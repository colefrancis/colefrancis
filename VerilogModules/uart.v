==> flow/design.v <==
module uart_rx #(
    parameter BAUD = 10_000,
    parameter CLK_FREQ = 100_000_000  
    )(
    input clk,
    input rst,
    input rx,
    output reg data_valid,
    output reg [7:0] data_out
    );
    parameter CLK_PER_BIT = CLK_FREQ / BAUD;
    reg [15:0] clk_counter = 0;
    parameter s_IDLE = 2'b00;
    parameter s_START = 2'b01;
    parameter s_DATA = 2'b10;
    parameter s_STOP = 2'b11;
    reg [1:0] state = s_IDLE;
    reg [2:0] bit_index = 0;
    always @(posedge clk) begin
        if (rst) begin
            state <= s_IDLE;
            clk_counter <= 0;
            bit_index <= 0;
            data_valid <= 0;
            data_out <= 0;
        end
        case (state)
            s_IDLE: begin
                data_valid <= 0;
                if (~rx) begin
                    clk_counter <= 0;
                    state <= s_START;
                end
            end
            s_START: begin
                if (clk_counter == (CLK_PER_BIT-1)/2) begin  
                    if (rx == 1'b0) begin
                        clk_counter <= 0;
                        state <= s_DATA;
                    end else begin
                        state <= s_IDLE;
                    end
                end else begin
                    clk_counter <= clk_counter + 1;
                end
            end
            s_DATA: begin
                if (clk_counter < CLK_PER_BIT-1) begin  
                    clk_counter <= clk_counter + 1;
                end else begin
                    clk_counter <= 0;
                    data_out[bit_index] <= rx;
                    if (bit_index < 7) begin
                        bit_index <= bit_index + 1;
                    end else begin
                        bit_index <= 0;
                        state <= s_STOP;
                    end
                end
            end
            s_STOP: begin
                if (clk_counter < CLK_PER_BIT-1) begin  
                    clk_counter <= clk_counter + 1;
                end else begin
                    clk_counter <= 0;
                    data_valid <= 1;
                    state <= s_IDLE;
                end
            end
        endcase
    end
endmodule
module uart_tx #(
    parameter BAUD = 10_000,
    parameter CLK_FREQ = 100_000_000  
    )(
    input clk,
    input rst,
    input start,
    input [7:0] data_in,
    output reg tx,
    output reg busy
    );
    parameter  CLK_PER_BIT = CLK_FREQ / BAUD;
    reg [15:0] clk_counter = 0;
    parameter s_IDLE = 2'b00;
    parameter s_START = 2'b01;
    parameter s_DATA = 2'b10;
    parameter s_STOP = 2'b11;
    reg [1:0] state = s_IDLE;
    reg [2:0] bit_index = 0;
    always @(posedge clk) begin
         if (rst) begin
            state <= s_IDLE;
            clk_counter <= 0;
            tx <= 1;
            busy <= 0;
            bit_index = 0;
         end
         case (state)
            s_IDLE: begin
                tx <= 1;
                busy <= 0;
                if (start) begin
                    clk_counter <= 0;
                    state <= s_START;
                    busy <= 1;
                end
            end
            s_START: begin
                tx <= 1'b0;
                if (clk_counter < CLK_PER_BIT-1) begin
                    clk_counter <= clk_counter + 1;
                end else begin
                    clk_counter <= 0;
                    state <= s_DATA;
                end
            end
            s_DATA: begin
                tx <= data_in[bit_index];
                if (clk_counter < CLK_PER_BIT-1) begin
                    clk_counter <= clk_counter + 1;
                end else begin
                    clk_counter <= 0;
                    if (bit_index < 7) begin
                        bit_index <= bit_index + 1;
                    end else begin
                        bit_index <= 0;
                        state <= s_STOP;
                    end
                end
            end
            s_STOP: begin
                tx <= 1'b1;
                if (clk_counter < CLK_PER_BIT-1) begin
                    clk_counter <= clk_counter + 1;
                end else begin
                    clk_counter <= 0;
                    state <= s_IDLE;
                end
            end
         endcase
    end
endmodule
======== Tool chain data of uart_rx ========
The steps from the RTL of uart_rx to its reports follow in flow order.
Line numbers count from 1 in the design file above.
Operators: Yosys type, input widths -> output width; for muxes data width and select width s.
Library cell names are shortened.
The mark n/a stands for no value.
inputs
  design top .............................. uart_rx
  clock port .............................. clk
  library ................................. sky130hd
  corner .................................. tt_025C_1v80

======== Word level ========
Yosys after proc, flatten, opt, wreduce and memory -nomap, before mapping. Enables and synchronous resets that opt folds into registers are not counted as muxes. Memory bits, and registers merged into a memory's read port (data or address), are not among the register bits. Print and check cells are not counted. Equal cells are merged and count once.
storage and ports
  elaborated cells ........................ 45
  input bits .............................. 3
  register bits ........................... 30
operators by class
  bitwise operators ....................... 3
  order comparisons ....................... 2
  muxes and demuxes ....................... 23
  shift operators ......................... 2
  equal/unequal tests ..................... 4
  add/subtract/negate cells ............... 3
  reductions and logical operators ........ 3
operators with widths
  cell                   number
  $mux 16                4
  $pmux 16 s3            1
  $add 16x1->16 const B  1
  $eq 16x13->1 const B   1
  $lt 16x14->1 const B   1
  $pmux 8 s2             1
  $mux 8                 2
  $mux 2                 7
  $mux 3                 4
  $shift 1x4->8          1
  $shift 1x4->8 const A  1
  $and 8x8->8            1
  $or 8x8->8             1
  $not 8->8              1
  $pmux 2 s4             1
  $eq 2x2->1 const B     2
  $neg 3->4              1
  $add 3x1->3 const B    1
  $lt 3x3->1 const B     1
  $reduce_or 3->1        1
  $eq 2x1->1 const B     1
  $logic_not 2->1        1
  $reduce_or 2->1        1
  $pmux 1 s2             1
  $mux 1                 2

======== Depth ========
Longest topological path by Yosys (ltp), each cell counted once; first at word level (registers and memories cut), then after technology mapping (sequential cells cut; the memories' decode and read muxes count).
logic depth
  word-level depth ........................ 7
  ABC_AREA ................................ 1
  mapped depth ............................ 13

======== Synthesis result ========
Yosys stat after the flow's synthesis: flattened, memories mapped to cells. It holds for the ABC_AREA given above (unset counts as 0); a run with the other value may have another netlist.
The area totals of this step are shown rounded.
synthesis totals
  cells in the netlist .................... 358
  buffer cells ............................ 10
  mapped area ............................. 2,210 sq um
  sequential part of the area ............. 601 sq um
  flip-flops .............................. 30
cells by type
  cell      number
  dfxtp_1   30
  nand2_1   107
  nand3_1   57
  inv_1     47
  ha_1      11
  nor2_1    32
  nand4_1   13
  xor2_1    8
  nand3_2   4
  nor3_1    8
  o21ai_0   6
  o21ai_2   3
  buf_6     2
  nand2_2   3
  nor2_2    3
  buf_2     3
  clkbuf_1  4
  o211ai_1  2
Other cell types: 12; their cells: 15.

======== Timing after synthesis ========
OpenSTA on the mapped netlist: ideal clock, no wires. The path of least setup slack (recovery checks aside). Input and output delay are each 20% of the period. Register names are those of the netlist, which keeps one name where synthesis merged equal registers.
path after synthesis
  kind .................................... reg-to-reg
  from .................................... register bit_index[0]
  to ...................................... register data_out[4]
  buffers on the path ..................... 0
  required time ........................... 2.540 ns
  clock period ............................ 2.66 ns
  setup slack ............................. 0.957 ns
  library setup time ...................... 0.120 ns
  delay of the path ....................... 1.703 ns
  arrival ................................. 1.583 ns
  driving pins on the path ................ 8
  synthesis period reached ................ 1.703 ns
"delay of the path" = arrival - input delay + setup time.
"driving pins on the path": output pins that drive a net of the path, with the launching flip-flop's if there is one; two outputs of one cell count as two.
"synthesis period reached" = period - worst setup slack (recovery checks aside). The figure is calculated, with input and output delays left at 20% of the set period.
Between the ends stands the longest chain of elaborated cells between them, by number of cells; it is not shown to be the way that was timed. Of several equally long chains one is given.
Each line given opens the expression or statement behind the cell; cells for indexed reads and writes are added by Yosys, which also makes memories of some case tables.
At most two assigning lines are given for a register; there are more.
between the ends, after synthesis
  path through ............................ dfxtp_1 inv_1 ha_1 or2_2 nor3_1 nand3_2 nand3_1 o21ai_1
  length of the longest elaborated chain .. 7
  elaborated cells between the ends (all ways) .. 8
  RTL lines with such cells ............... 3
  those cells by class .................... add/sub: 1; shift: 2; mux: 2; logic: 3
ends and longest elaborated chain, after synthesis
  element        RTL line  text
  from (decl)    18        reg [2:0] bit_index = 0;
  from (assign)  23        bit_index <= 0;
  from (assign)  54        bit_index <= bit_index + 1;
  $neg 3->4      52        data_out[bit_index] <= rx;
  $shift 1x4->8  52
  $not 8->8      52
  $and 8x8->8    52
  $or 8x8->8     52
  $mux 8         48        if (clk_counter < CLK_PER_BIT-1) begin
  $pmux 8 s2     27        case (state)
  to (assign)    25        data_out <= 0;
  to (assign)    52
  to (decl)      9         output reg [7:0] data_out

======== Path in the finished layout ========
Path of least setup slack in the final report of run 1 (OpenROAD, finished layout, wires in). Where an end is a register, its clock arrival counts in the times.
path after layout
  kind .................................... reg-to-reg
  from .................................... register bit_index[0]
  to ...................................... register data_out[4]
  required time ........................... 3.06 ns
  library setup time ...................... 0.11 ns
  buffers on the path ..................... 0
  driving pins on the path ................ 8
  setup slack ............................. 0.89 ns
  arrival ................................. 2.17 ns
  clock period ............................ 2.89 ns
Between the ends stands the longest chain of elaborated cells between them, by number of cells; it is not shown to be the way that was timed. Of several equally long chains one is given.
At most two assigning lines are given for a register; there are more.
between the ends, after layout
  path through ............................ dfxtp_1 inv_1 ha_1 or2_2 nor3_1 nand3_2 nand3_1 o21ai_1
  length of the longest elaborated chain .. 7
  elaborated cells between the ends (all ways) .. 8
  RTL lines with such cells ............... 3
  those cells by class .................... add/sub: 1; shift: 2; mux: 2; logic: 3
ends and longest elaborated chain, after layout
  element        RTL line  text
  from (decl)    18        reg [2:0] bit_index = 0;
  from (assign)  23        bit_index <= 0;
  from (assign)  54        bit_index <= bit_index + 1;
  $neg 3->4      52        data_out[bit_index] <= rx;
  $shift 1x4->8  52
  $not 8->8      52
  $and 8x8->8    52
  $or 8x8->8     52
  $mux 8         48        if (clk_counter < CLK_PER_BIT-1) begin
  $pmux 8 s2     27        case (state)
  to (assign)    25        data_out <= 0;
  to (assign)    52
  to (decl)      9         output reg [7:0] data_out

==> results <==
Module uart_rx, platform sky130hd: 2 stored runs of the flow (Yosys, OpenROAD) with differing settings, in no particular order. Input and output delays are each 20% of the period that was set; the output load is 0.01 pF.
"achieved period" = clock period - worst setup slack. The figure is calculated, with input and output delays left at 20% of the set period.
"time used up by the worst setup path" = time allowed to the worst setup path (clock period - input delay - output delay, where it has them) - its slack; a late launch clock adds to it, a late capture clock takes from it.
By "overall power" is meant OpenSTA's value without simulated activity: inputs other than the clock are taken to toggle once in ten clock periods, and the tool carries that through the logic.
The measured numbers are rounded.

---- run 1 ----
settings
  period_ns = 2.89
  CORE_UTILIZATION = 30
  PLACE_DENSITY_LB_ADDON = 0.13
  ABC_AREA = 1
  GPL_TIMING_DRIVEN = 0
  GPL_ROUTABILITY_DRIVEN = 1
  CTS_CLUSTER_SIZE = 22
  CAP_MARGIN = 5
  SLEW_MARGIN = 35
  MIN_ROUTING_LAYER = met2
  MAX_ROUTING_LAYER = met5
  CORE_MARGIN = 2
results
  mapped cell area after synthesis ........ 2,210 sq um
  total negative setup slack .............. 0.000 ns
  die footprint ........................... 8,090 sq um
  utilization after layout ................ 0.351
  standard-cell area of the final layout .. 2,530 sq um
  achieved period ......................... 2.002 ns
  setup slack of the worst path ........... 0.888 ns
  overall power ........................... 1,120 uW
  time used up by the worst setup path .... 2.00 ns
  worst setup path type ................... reg-to-reg

---- run 2 ----
settings
  period_ns = 2.01
  CAP_MARGIN = 20
  CORE_MARGIN = 2
  CORE_UTILIZATION = 40
  SLEW_MARGIN = 20
results
  time used up by the worst setup path .... 1.97 ns
  worst setup path type ................... reg-to-reg
  standard-cell area of the final layout .. 2,260 sq um
  mapped cell area after synthesis ........ 1,790 sq um
  die footprint ........................... 5,020 sq um
  utilization after layout ................ 0.524
  overall power ........................... 1,650 uW
  setup slack of the worst path ........... 0.039 ns
  achieved period ......................... 1.971 ns
  total negative setup slack .............. 0.000 ns
